==> flow/design.v <==
`timescale 1ns / 1ns
module regfile
(
    input [3:0] dstE,
    input [31:0] valE,
    input [3:0] dstM,
    input [31:0] valM,
    input reset,
    input clock,
    output [31:0] r0,
    output [31:0] r1,
    output [31:0] r2,
    output [31:0] r3,
    output [31:0] r4,
    output [31:0] r5,
    output [31:0] r6,
    output [31:0] r7
);
reg [31:0] reg0;
reg [31:0] reg1;
reg [31:0] reg2;
reg [31:0] reg3;
reg [31:0] reg4;
reg [31:0] reg5;
reg [31:0] reg6;
reg [31:0] reg7;
assign r0 = reg0;
assign r1 = reg1;
assign r2 = reg2;
assign r3 = reg3;
assign r4 = reg4;
assign r5 = reg5;
assign r6 = reg6;
assign r7 = reg7;
always @(posedge clock, negedge reset)begin
	if (~reset) begin
	   reg0 <= 32'b0;
	   reg1 <= 32'b0;
	   reg2 <= 32'b0;
	   reg3 <= 32'b0;
	   reg4 <= 32'b0;
	   reg5 <= 32'b0;
	   reg6 <= 32'b0;
	   reg7 <= 32'b0;
	end
	else begin
	   case (dstE)
	       4'b0000:  reg0 <= valE;
	       4'b0001:  reg1 <= valE;
	       4'b0010:  reg2 <= valE;
	       4'b0011:  reg3 <= valE;
	       4'b0100:  reg4 <= valE;
	       4'b0101:  reg5 <= valE;
	       4'b0110:  reg6 <= valE;
	       4'b0111:  reg7 <= valE;
	       default:  ;
	   endcase  
	   case (dstM)
	       4'b0000:  reg0 <= valM;
	       4'b0001:  reg1 <= valM;
	       4'b0010:  reg2 <= valM;
	       4'b0011:  reg3 <= valM;
	       4'b0100:  reg4 <= valM;
	       4'b0101:  reg5 <= valM;
	       4'b0110:  reg6 <= valM;
	       4'b0111:  reg7 <= valM;
	       default:  ;  
	   endcase
	end
end
endmodule
Step by step through the tools: regfile
Tool output for the design above, in the order of the flow.
Line numbers count from 1 in the design file above.
Library cell names are shortened.
Not given: -
Set-up
  design top: regfile
  clock input: clock
  library: sky130hd
  corner: tt_025C_1v80

Word level
Yosys after proc, flatten, opt, wreduce and memory -nomap, before mapping. Memory bits, and registers merged into a memory's read port (data or address), are not among the register bits. Print and check cells are not counted. Equal cells are merged and count once.
Operators by class
  $add $sub $neg: 0
  multipliers: 0
  div/mod/pow operators: 0
  $lt $le $gt $ge: 0
  equality and inequality tests: 14
  shift operators: 0
  multiplexer cells: 16
  bitwise operators: 0
  reduce/logical cells: 10
Operators with widths (number)
  32-bit 2-to-1 mux: 16
  4-bit by 3-bit equality test with 1-bit output (second input constant): 8
  2-bit nonzero test: 8
  4-bit by 2-bit equality test with 1-bit output (second input constant): 4
  4-bit by 1-bit equality test with 1-bit output (second input constant): 2
  4-bit logical NOT: 2
Bit counts
  flip-flop bits (word level): 256
  latch bits: 0
  RAM bits: 0
  bits in read-only memories: 0
  word width x clocked read ports: 0
  memory cells: 0
  input bits: 74
  output and inout bits: 256
  word-level cells: 48

Logic depth
Yosys ltp: most cells in a row. Word level: on the elaborated netlist, between registers, memories and ports. Mapped: between sequential cells and ports; inverters and the memories' decode and read muxes count.
Depth
  word-level depth: 3
  ABC_AREA: 0
  depth in mapped cells: 6
  depth with buffers taken out: 3

Netlist
Source: synth_stat.txt of the flow (Yosys; design flattened, memories mapped). It holds for the ABC_AREA given above (unset counts as 0); a run with the other value may have another netlist.
Cell types
  dfrtp_1: number 256, total area 6.41E+03 um2
  mux2i_1: number 256, total area 2.56E+03 um2
  nand2_1: number 224, total area 840.806 um2
  o21ai_0: number 104, total area 520.499 um2
  o21ai_1: number 86, total area 430.413 um2
  o21ai_2: number 34, total area 297.786 um2
  buf_6: number 26, total area 292.781 um2
  buf_4: number 34, total area 255.245 um2
  a21oi_1: number 32, total area 160.154 um2
  clkbuf_1: number 38, total area 142.637 um2
  nor4b_4: number 6, total area 142.637 um2
  nor2_1: number 32, total area 120.115 um2
  buf_1: number 30, total area 112.608 um2
  buf_2: number 19, total area 95.091 um2
  and4bb_2: number 6, total area 75.072 um2
  nor4_4: number 2, total area 42.541 um2
  clkbuf_2: number 4, total area 20.019 um2
  nand4b_2: number 1, total area 15.014 um2
  nand4b_1: number 1, total area 8.758 um2
Synthesis totals
  cells in the netlist: 1191
  chip area (Yosys): 12540.8 um2
  sequential part of the area: 6406.1 um2
  flip-flops: 256
  buffer cells: 151

Worst setup path after synthesis
Path of least setup slack by OpenSTA after synthesis, without wires, with an ideal clock, recovery checks aside; 20% of the period is set as input and as output delay. Where synthesis merged equal registers, the netlist keeps one of their names.
Timing path after synthesis
  path kind: in2reg
  from: input dstE[1]
  to: register reg1[23]
  clock period: 2.9 ns
  input delay: 0.580 ns
  library setup time: 0.125 ns
  time at the first pin: 0.580 ns
  arrival: 1.633 ns
  required time: 2.775 ns
  setup slack: 1.142 ns
  path delay: 1.178 ns
  stages: 5
  path buffers: 2
  period reached after synthesis: 1.758 ns
"path delay" is the arrival time less input delay plus setup time.
"stages" counts driving pins, that of a launching flip-flop among them; a cell with two outputs on the path counts twice.
"period reached after synthesis" is the clock period less the worst setup slack; recovery checks do not enter. This is arithmetic on one report: input and output delays are still those of the set period (20% each).
Between the ends stands the longest chain of elaborated cells between them, by number of cells; it is not shown to be the way that was timed. Of several equally long chains one is given.
A line is the first line of the expression or statement that the cell stems from. Yosys adds cells for indexed reads and writes and turns some case tables into memories.
A register here has more assigning lines than the two given.
Between the ends, after synthesis
  cell sequence: buf_6 nor4b_4 buf_6 mux2i_1 o21ai_2
  cells in the longest elaborated chain: 3
  elaborated cells on any way between the ends: 4
  source lines of those cells: 2
  those cells by class: eq/ne: 1; mux: 2; reduce/logical: 1
Ends and longest elaborated chain, after synthesis
  start, declared: RTL line 4  | input [3:0] dstE,
  4-bit by 1-bit equality test with 1-bit output: RTL line 47  | case (dstE)
  32-bit 2-to-1 mux: RTL line 47
  32-bit 2-to-1 mux: RTL line 58  | case (dstM)
  end, assigned: RTL line 49  | 4'b0001: reg1 <= valE;
  end, assigned: RTL line 60  | 4'b0001: reg1 <= valM;
  end, declared: RTL line 20  | reg [31:0] reg1;

Timing after layout
Path of least setup slack in the final report of run A (OpenROAD, finished layout, wires in). Where an end is a register, its clock arrival counts in the times.
Timing path post-layout
  path kind: reg2out
  from: register reg2[24]
  to: output r2[24]
  clock period: 2.4 ns
  output delay: 0.48 ns
  time at the first pin: 0.52 ns
  arrival: 1.53 ns
  required time: 1.92 ns
  setup slack: 0.39 ns
  stages: 2
  path buffers: 1
A register here has more assigning lines than the two given.
Between the ends, post-layout
  cell sequence: dfrtp_1 clkdlybuf4s50_1
  cells in the longest elaborated chain: 0
  elaborated cells on any way between the ends: 0
  source lines of those cells: 0
Ends and longest elaborated chain, post-layout
  start, declared: RTL line 21  | reg [31:0] reg2;
  start, assigned: RTL line 50  | 4'b0010: reg2 <= valE;
  start, assigned: RTL line 61  | 4'b0010: reg2 <= valM;
  end, declared: RTL line 12  | output [31:0] r2,

regfile through Yosys and OpenROAD on sky130hd: 2 stored runs, unordered, with their settings and measured results. The constraints put input and output delay at 20% of the set period each and load the outputs with 0.01 pF.
By "achieved clock period" is meant the clock period of the run minus its worst setup slack. This is arithmetic on one report: input and output delays are still those of the set period (20% each).
By "time used up by the worst setup path" is meant the share of the clock period that the worst setup path is allowed (20% is reserved at inputs, 20% at outputs), minus its slack. Clock arrival times at its registers enter into it.

==> run A: settings <==
{ "period_ns": 2.4, "CORE_UTILIZATION": 60, "PLACE_DENSITY_LB_ADDON": 0.25, "CORE_ASPECT_RATIO": 0.86, "CORE_MARGIN": 10, "TNS_END_PERCENT": 5, "GPL_ROUTABILITY_DRIVEN": 1, "SLEW_MARGIN": 15, "CAP_MARGIN": 20 }
==> run A: results <==
chip area in the Yosys report: 12540.8 um2
area inside the die boundary: 27100.1 um2
standard-cell area after routing: 16713.5 um2
worst setup slack after layout: 0.395 ns
sum of negative setup slack: 0.000 ns
achieved clock period: 2.005 ns
time used up by the worst setup path: 1.53 ns
worst setup path kind: reg2out

==> run B: settings <==
{ "period_ns": 1.35, "CORE_UTILIZATION": 72, "SETUP_SLACK_MARGIN": 0.34, "PLACE_DENSITY_LB_ADDON": 0.25, "ABC_AREA": 1, "CTS_CLUSTER_SIZE": 65, "CTS_CLUSTER_DIAMETER": 279, "CAP_MARGIN": 15, "MAX_ROUTING_LAYER": "met4", "CORE_MARGIN": 2, "SLEW_MARGIN": 20 }
==> run B: results <==
not finished: placement ended with error FLW-0024
